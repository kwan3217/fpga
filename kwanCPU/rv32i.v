==> flow/design.v <==
module regfile #(
  parameter XLEN=32,  
  parameter N=32,  
  parameter A=$clog2(N)  
) (
  input          we,     
  input          clk,    
  input  [A-1:0] addr0,  
  input  [A-1:0] addr1,  
  input  [A-1:0] addrw,  
  output [XLEN-1:0] data0,  
  output [XLEN-1:0] data1,  
  input  [XLEN-1:0] dataw   
);
  reg  [XLEN-1:0] RF [N-1:1];
  reg  [XLEN-1:0] reg_read0;
  reg  [XLEN-1:0] reg_read1;
  assign data0=reg_read0;
  assign data1=reg_read1;
  always @(posedge clk) begin
    if (we && addrw!=0) begin
      RF[addrw]=dataw;
    end
    reg_read0=(addr0==0)?{XLEN{1'b0}}:RF[addr0];
    reg_read1=(addr1==0)?{XLEN{1'b0}}:RF[addr1];
  end
endmodule
module inst_parse #(
  parameter XLEN=32
) (
  input  [31:0] inst,     
  output        valid,    
  output [ 2:0] format,   
  output        subformat, 
  output [ 6:0] opcode,   
  output [ 4:0] rd,       
  output [ 4:0] rs1,      
  output [ 4:0] rs2,      
  output [ 2:0] funct3,   
  output [ 6:0] funct7,   
  output [XLEN-1:0] imm
);
  parameter R=2'b00;
  parameter I=2'b01;
  parameter S=2'b10;
  parameter B=S;
  parameter U=2'b11;
  parameter J=U;
  assign opcode=inst[6:0];
  assign {format,subformat,valid}=((inst[6:5]==2'b01)&(inst[4:2]==3'b100))?{R,1'b0,1'b1}:  
                                  ((inst[6:5]==2'b00)&(inst[4:2]==3'b000))|                
                                  ((inst[6:5]==2'b00)&(inst[4:2]==3'b011))|                
                                  ((inst[6:5]==2'b00)&(inst[4:2]==3'b100))|                
                                  ((inst[6:5]==2'b11)&(inst[4:2]==3'b001))|                
                                  ((inst[6:5]==2'b11)&(inst[4:2]==3'b100))?{I,1'b0,1'b1}:  
                                  ((inst[6:5]==2'b01)&(inst[4:2]==3'b000))?{S,1'b0,1'b0}:  
                                  ((inst[6:5]==2'b11)&(inst[4:2]==3'b000))?{B,1'b1,1'b1}:  
                                  ((inst[6:5]==2'b11)&(inst[4:2]==3'b011))?{J,1'b1,1'b1}:  
                                  ((inst[6:5]==2'b00)&(inst[4:2]==3'b101))|                
                                  ((inst[6:5]==2'b01)&(inst[4:2]==3'b101))?{U,1'b0,1'b1}:  
                                  {2'b00,1'b0,1'b0};  
  assign rd=inst[11:7];
  assign rs1=inst[19:15];
  assign rs2=inst[24:20];
  assign funct3=inst[14:12];
  assign funct7=inst[31:25];
  assign imm=(format==I              )?{{XLEN-11{inst[31]}},inst[30:20]}:
             (format==S&&subformat==0)?{{XLEN-11{inst[31]}},inst[30:25],inst[11:7]}:
             (format==B&&subformat==1)?{{XLEN-11{inst[31]}},inst[7],inst[30:25],inst[11:8]}:
             (format==U&&subformat==0)?{inst[31:12],12'b0}:
             (format==J&&subformat==1)?{{XLEN-20{inst[31]}},inst[19:12],inst[20],inst[30:21],1'b0}:
                             {XLEN{1'bx}};
endmodule
module execute #(
  parameter XLEN=32,
  parameter NPHASE=4,
  parameter NT=$clog2(NPHASE)
) (
  input  [31:0] inst,
  input  [NT-1:0] t,
  output [ 1:0] A,      
  output [ 1:0] B,      
  output [ 1:0] AL,     
  output        SU,     
  output [ 1:0] SH,     
  output [ 2:0] O,      
  output        J,      
  output        EXC,    
  output [ 4:0] rd,     
  output [ 4:0] rs1,    
  output [ 4:0] rs2,    
  output [XLEN-1:0] imm
);
  wire        valid;    
  wire [ 2:0] format;   
  wire        subformat; 
  wire [ 6:0] opcode;   
  wire [ 4:0] rd;       
  wire [ 4:0] rs1;      
  wire [ 4:0] rs2;      
  wire [ 2:0] funct3;   
  wire [ 6:0] funct7;   
  inst_parse #(.XLEN(XLEN)) parse(
    .inst(inst),
    .valid(valid),         
    .format(format),       
    .subformat(subformat), 
    .opcode(opcode),       
    .rd(rd),               
    .rs1(rs1),             
    .rs2(rs2),             
    .funct3(funct3),       
    .funct7(funct7),      
    .imm(imm)
  );
  parameter LOAD    ={2'b00,3'b000,2'b11};
  parameter MISC_MEM={2'b00,3'b011,2'b11};
  parameter OP_IMM  ={2'b00,3'b100,2'b11};
  parameter AUIPC   ={2'b00,3'b101,2'b11};
  parameter STORE   ={2'b01,3'b000,2'b11};
  parameter OP      ={2'b01,3'b100,2'b11};
  parameter LUI     ={2'b01,3'b101,2'b11};
  parameter BRANCH  ={2'b11,3'b000,2'b11};
  parameter JALR    ={2'b11,3'b001,2'b11};
  parameter JAL     ={2'b11,3'b011,2'b11};
  parameter SYSTEM  ={2'b11,3'b100,2'b11};
  parameter ADD    =3'b000;
  parameter SUB    =ADD;     
  parameter SLT    =3'b010;
  parameter SLTU   =3'b011;
  parameter AND    =3'b111;
  parameter OR     =3'b110;
  parameter XOR    =3'b100;
  parameter SLL    =3'b001;
  parameter SRL    =3'b101;
  parameter SRA    =SRL;     
  parameter AZERO    =2'b00;
  parameter ARS1     =2'b01;
  parameter APC      =2'b10;
  parameter BZERO    =2'b00;
  parameter BRS2     =2'b01;
  parameter BIMM     =2'b10;
  parameter AADD=2'b00;
  parameter AAND=2'b01;
  parameter AOR =2'b10;
  parameter AXOR=2'b11;
  parameter SALU=2'b00;
  parameter SL  =2'b01;
  parameter SR  =2'b00;
  parameter DIRECT=3'b000;
  parameter OSLT  =3'b001;
  parameter OSLTU =3'b010;
  parameter NEXTPC=3'b011;
  parameter TOR0  =3'b100;
  parameter ADDR  =3'b101;
  assign {A    ,B    ,AL  ,SU       ,SH  ,O     ,J   ,EXC}=
     (valid==1'b0)?
         {2'bxx,2'bxx,2'bx,1'bx     ,2'bx,3'bxxx,1'bx,1'b1}:
     (opcode==OP_IMM||opcode==OP)?(
       (funct3==ADD)?
         {ARS1 ,opcode==OP?BIMM:BRS2,AADD,opcode==OP?funct7[5]:1'b0,SALU,DIRECT,1'b0,1'b0}:
       (funct3==SLT)?
         {ARS1 ,opcode==OP?BIMM:BRS2,AADD,1'b1                     ,SALU,OSLT  ,1'b0,1'b0}:
       (funct3==SLTU)?
         {ARS1 ,opcode==OP?BIMM:BRS2,AADD,1'b1                     ,SALU,OSLTU ,1'b0,1'b0}:
       (funct3==AND)?
         {ARS1 ,opcode==OP?BIMM:BRS2,AAND,1'bx                     ,SALU,DIRECT,1'b0,1'b0}:
       (funct3==OR)?
         {ARS1 ,opcode==OP?BIMM:BRS2,AOR ,1'bx                     ,SALU,DIRECT,1'b0,1'b0}:
       (funct3==XOR)?
         {ARS1 ,opcode==OP?BIMM:BRS2,AXOR,1'bx                     ,SALU,DIRECT,1'b0,1'b0}:
       (funct3==SLL)?
         {ARS1 ,opcode==OP?BIMM:BRS2,2'bx,1'b0                     ,SL  ,DIRECT,1'b0,1'b0}:
       (funct3==SRL)?
         {ARS1 ,opcode==OP?BIMM:BRS2,2'bx,           funct7[5]     ,SR  ,DIRECT,1'b0,1'b0}:
         {2'bxx,2'bxx               ,2'bx,1'bx                     ,2'bx,3'bxxx,1'bx,1'b1}):  
     (opcode==LUI)?
         {AZERO,BIMM                ,AADD,1'b0                     ,SALU,DIRECT,1'b0,1'b0}:
     (opcode==AUIPC)?
         {APC  ,BIMM                ,AADD,1'b0                     ,SALU,DIRECT,1'b0,1'b0}:
     (opcode==JAL)?
         {APC  ,BIMM                ,AADD,1'b0                     ,SALU,NEXTPC,1'b1,1'b0}:
     (opcode==JALR)?
         {APC  ,BIMM                ,AADD,1'b0                     ,SALU,NEXTPC,1'b1,1'b0}:
     (opcode==LOAD)?
         {ARS1 ,BIMM                ,AADD,1'b0                     ,SALU,ADDR  ,1'b0,1'b0}:
     (opcode==STORE)?
         {ARS1 ,BIMM                ,AADD,1'b0                     ,SALU,ADDR  ,1'b0,1'b0}:
         {2'bxx,2'bxx,2'bx,2'bx,3'bxxx,1'bx,1'b1};   
endmodule
# Step by step through the tools: regfile
# Tool output for the design above, in the order of the flow.
# Lines are those of the file above, counted from 1.
# Operators: Yosys type, input widths -> output width; for muxes data width and select width s.
# Library cell names are shortened.
# A cell with -- has no value.
[setup] top="regfile" clock_port="clk" library="sky130hd" lib_corner="tt_025C_1v80"

# Elaborated design
# Counts by Yosys on the flattened word-level netlist (proc, flatten, opt, wreduce). Print and check cells are left out. Cells with the same type and inputs are merged into one.
[bits] ff_bits=1056 in_bits=49 word_cells=226
[classes] n_eq=93 muxes=64 n_reduce_logical=36
[ops] operator="$pmux 32 s31" n=2
[ops] operator="$pmux 32 s2" n=31
[ops] operator="$mux 32" n=31
[ops] operator="$reduce_or 31->1" n=31
[ops] operator="$eq 5x5->1 const B" n=48
[ops] operator="$eq 5x4->1 const B" n=24
[ops] operator="$eq 5x3->1 const B" n=12
[ops] operator="$eq 5x2->1 const B" n=6
[ops] operator="$eq 5x1->1 const B" n=3
[ops] operator="$logic_not 5->1" n=3
[ops] operator="$reduce_bool 5->1" n=1
[ops] operator="$logic_and 1x1->1" n=1

# Logic depth
# Depth = most cells in a row (Yosys ltp): at word level without a register or memory, in the mapped netlist without a sequential cell, where the memories' decode and read muxes count.
[logic_depth] word_depth=5 abc_area=0 ltp_mapped=12 mapped_depth_nobuf=7

# Synthesis result
# The flow's flattened synthesis, as Yosys stat reports it; memories are mapped. The netlist is that of the ABC_AREA named above (0 if unset); the other value can give another one.
# The area totals of this step are shown rounded.
[types] type="dfxtp_1" n=1056 type_area_um2=2.11E+04
[types] type="mux2i_1" n=618 type_area_um2=6.19E+03
[types] type="o22ai_1" n=556 type_area_um2=3.48E+03
[types] type="inv_1" n=668 type_area_um2=2.51E+03
[types] type="mux2_2" n=155 type_area_um2=1.75E+03
[types] type="nand2_1" n=453 type_area_um2=1.7E+03
[types] type="clkbuf_1" n=296 type_area_um2=1.11E+03
[types] type="o21ai_0" n=218 type_area_um2=1.09E+03
[types] type="a21oi_1" n=169 type_area_um2=845.811
[types] type="nor4_1" n=135 type_area_um2=844.56
[types] type="nor2_1" n=175 type_area_um2=656.88
[types] type="buf_2" n=93 type_area_um2=465.446
[types] type="a22oi_1" n=61 type_area_um2=457.939
[types] type="a221oi_1" n=51 type_area_um2=446.678
[types] type="a31oi_1" n=68 type_area_um2=425.408
[types] type="a221o_1" n=34 type_area_um2=340.326
[types] type="a32oi_1" n=38 type_area_um2=332.819
[types] type="o2bb2ai_1" n=38 type_area_um2=332.819
# Not listed: further types 62, cells in them 612.
[mapped] stdcells=5494 mapped_area_um2=48600 seqArea_um2=21100 flip_flops=1056

# Timing after synthesis
# Source: OpenSTA report_checks on the synthesized netlist (no wires, ideal clock, input and output delay 20% of the period each), path of least setup slack; recovery checks are left aside. Register names are those of the netlist, which keeps one name where synthesis merged equal registers.
[synth_timing] path_kind="input -> register" startpoint="in addrw[4]" endpoint="reg reg_read0[5]" period_ps=5070 in_delay_ps=1014 launch_ps=1014 arrival_ps=3055 required_ps=4932 setup_slack_ps=1877 path_delay_ps=2179 driving_pins=10 period_less_setup_slack_ps=3193
# "path_delay_ps" is the arrival time less input delay plus setup time.
# "driving_pins" counts driving pins, that of a launching flip-flop among them; a cell with two outputs on the path counts twice.
# "period_less_setup_slack_ps" = period - worst setup slack (recovery checks aside). The figure is calculated, with input and output delays left at 20% of the set period.
# Between the ends stands the longest chain of elaborated cells between them, by number of cells; it is not shown to be the way that was timed. Of several equally long chains one is given.
# A line is the first line of the expression or statement that the cell stems from. Yosys adds cells for indexed reads and writes and turns some case tables into memories.
[synth_between] path_cell_list="buf_2 -> and4bb_2 -> buf_4 -> nand2_2 -> buf_2 -> buf_4 -> mux2i_1 -> o221ai_1 -> nor4_1 -> a31oi_1" elab_chain_cells=5 cone_cells=128 cone_lines=3 classes_between="eq/ne: 31; mux: 63; reduce/logical: 34"
[synth_lines] element="from (decl)" line_no=10 rtl="input  [A-1:0] addrw,"
[synth_lines] element="$eq 5x5->1" line_no=22 rtl="RF[addrw]=dataw;"
[synth_lines] element="$reduce_or 31->1"
[synth_lines] element="$pmux 32 s2" line_no=22
[synth_lines] element="$mux 32" line_no=21 rtl="if (we && addrw!=0) begin"
[synth_lines] element="$pmux 32 s31" line_no=24 rtl="reg_read0=(addr0==0)?{XLEN{1'b0}}:RF[addr0];"
[synth_lines] element="to (assign)" line_no=24
[synth_lines] element="to (decl)" line_no=16 rtl="reg  [XLEN-1:0] reg_read0;"

# Timing after layout
# Path of least setup slack in the final report of flow run B (OpenROAD, finished layout, wires in). Where an end is a register, its clock arrival counts in the times.
# The path's times are printed in steps of 10 ps; the period is the one set.
[layout_timing] path_kind="input -> register" startpoint="in dataw[23]" endpoint="reg reg_read1[23]" period_ps=4100 in_delay_ps=820 launch_ps=820 arrival_ps=4190 required_ps=4830 setup_slack_ps=640 driving_pins=9
# Between the ends stands the longest chain of elaborated cells between them, by number of cells; it is not shown to be the way that was timed. Of several equally long chains one is given.
[layout_between] path_cell_list="clkdlybuf4s50_1 -> clkbuf_2 -> buf_2 -> nand2_1 -> nor3_2 -> a221oi_1 -> nand4_1 -> a2111oi_4 -> a31oi_4" elab_chain_cells=3 cone_cells=63 cone_lines=3 classes_between="mux: 63"
[layout_lines] element="from (decl)" line_no=13 rtl="input  [XLEN-1:0] dataw"
[layout_lines] element="$pmux 32 s2" line_no=22 rtl="RF[addrw]=dataw;"
[layout_lines] element="$mux 32" line_no=21 rtl="if (we && addrw!=0) begin"
[layout_lines] element="$pmux 32 s31" line_no=25 rtl="reg_read1=(addr1==0)?{XLEN{1'b0}}:RF[addr1];"
[layout_lines] element="to (assign)" line_no=25
[layout_lines] element="to (decl)" line_no=17 rtl="reg  [XLEN-1:0] reg_read1;"

Hand-over note for regfile

Top module regfile; platform sky130hd; tools Yosys and OpenROAD; 2 stored runs in no particular order. Input and output delays are each 20% of the period that was set; the output load is 0.01 pF.
By "achieved clock period" is meant the clock period of the run minus its worst setup slack. This is arithmetic on one report: input and output delays are still those of the set period (20% each).
Results are given in rounded form.
[flow run A] settings: period_ns=2.67, CORE_UTILIZATION=62, SETUP_SLACK_MARGIN=-0.2, PLACE_DENSITY_LB_ADDON=0.13, CORE_MARGIN=9, CTS_CLUSTER_DIAMETER=168, MAX_ROUTING_LAYER=met4, CAP_MARGIN=20, SLEW_MARGIN=20
[flow run A] result: did not finish, routing stopped with GRT-0116
[flow run B] settings: period_ns=4.1, CORE_UTILIZATION=15, SETUP_SLACK_MARGIN=0.95, PLACE_DENSITY_LB_ADDON=0.11, HOLD_SLACK_MARGIN=0.01, CELL_PAD_IN_SITES_DETAIL_PLACEMENT=2, TNS_END_PERCENT=45, GPL_TIMING_DRIVEN=0, SLEW_MARGIN=40, CAP_MARGIN=20, CORE_MARGIN=2
[flow run B] result: chip area after synthesis (Yosys) 48600 um^2, die area 328000 um^2, standard-cell area of the final layout 72700 um^2, utilization 22.6 %, worst setup slack after layout 636 ps, worst hold slack 469 ps, achieved clock period 3464 ps

End of note.
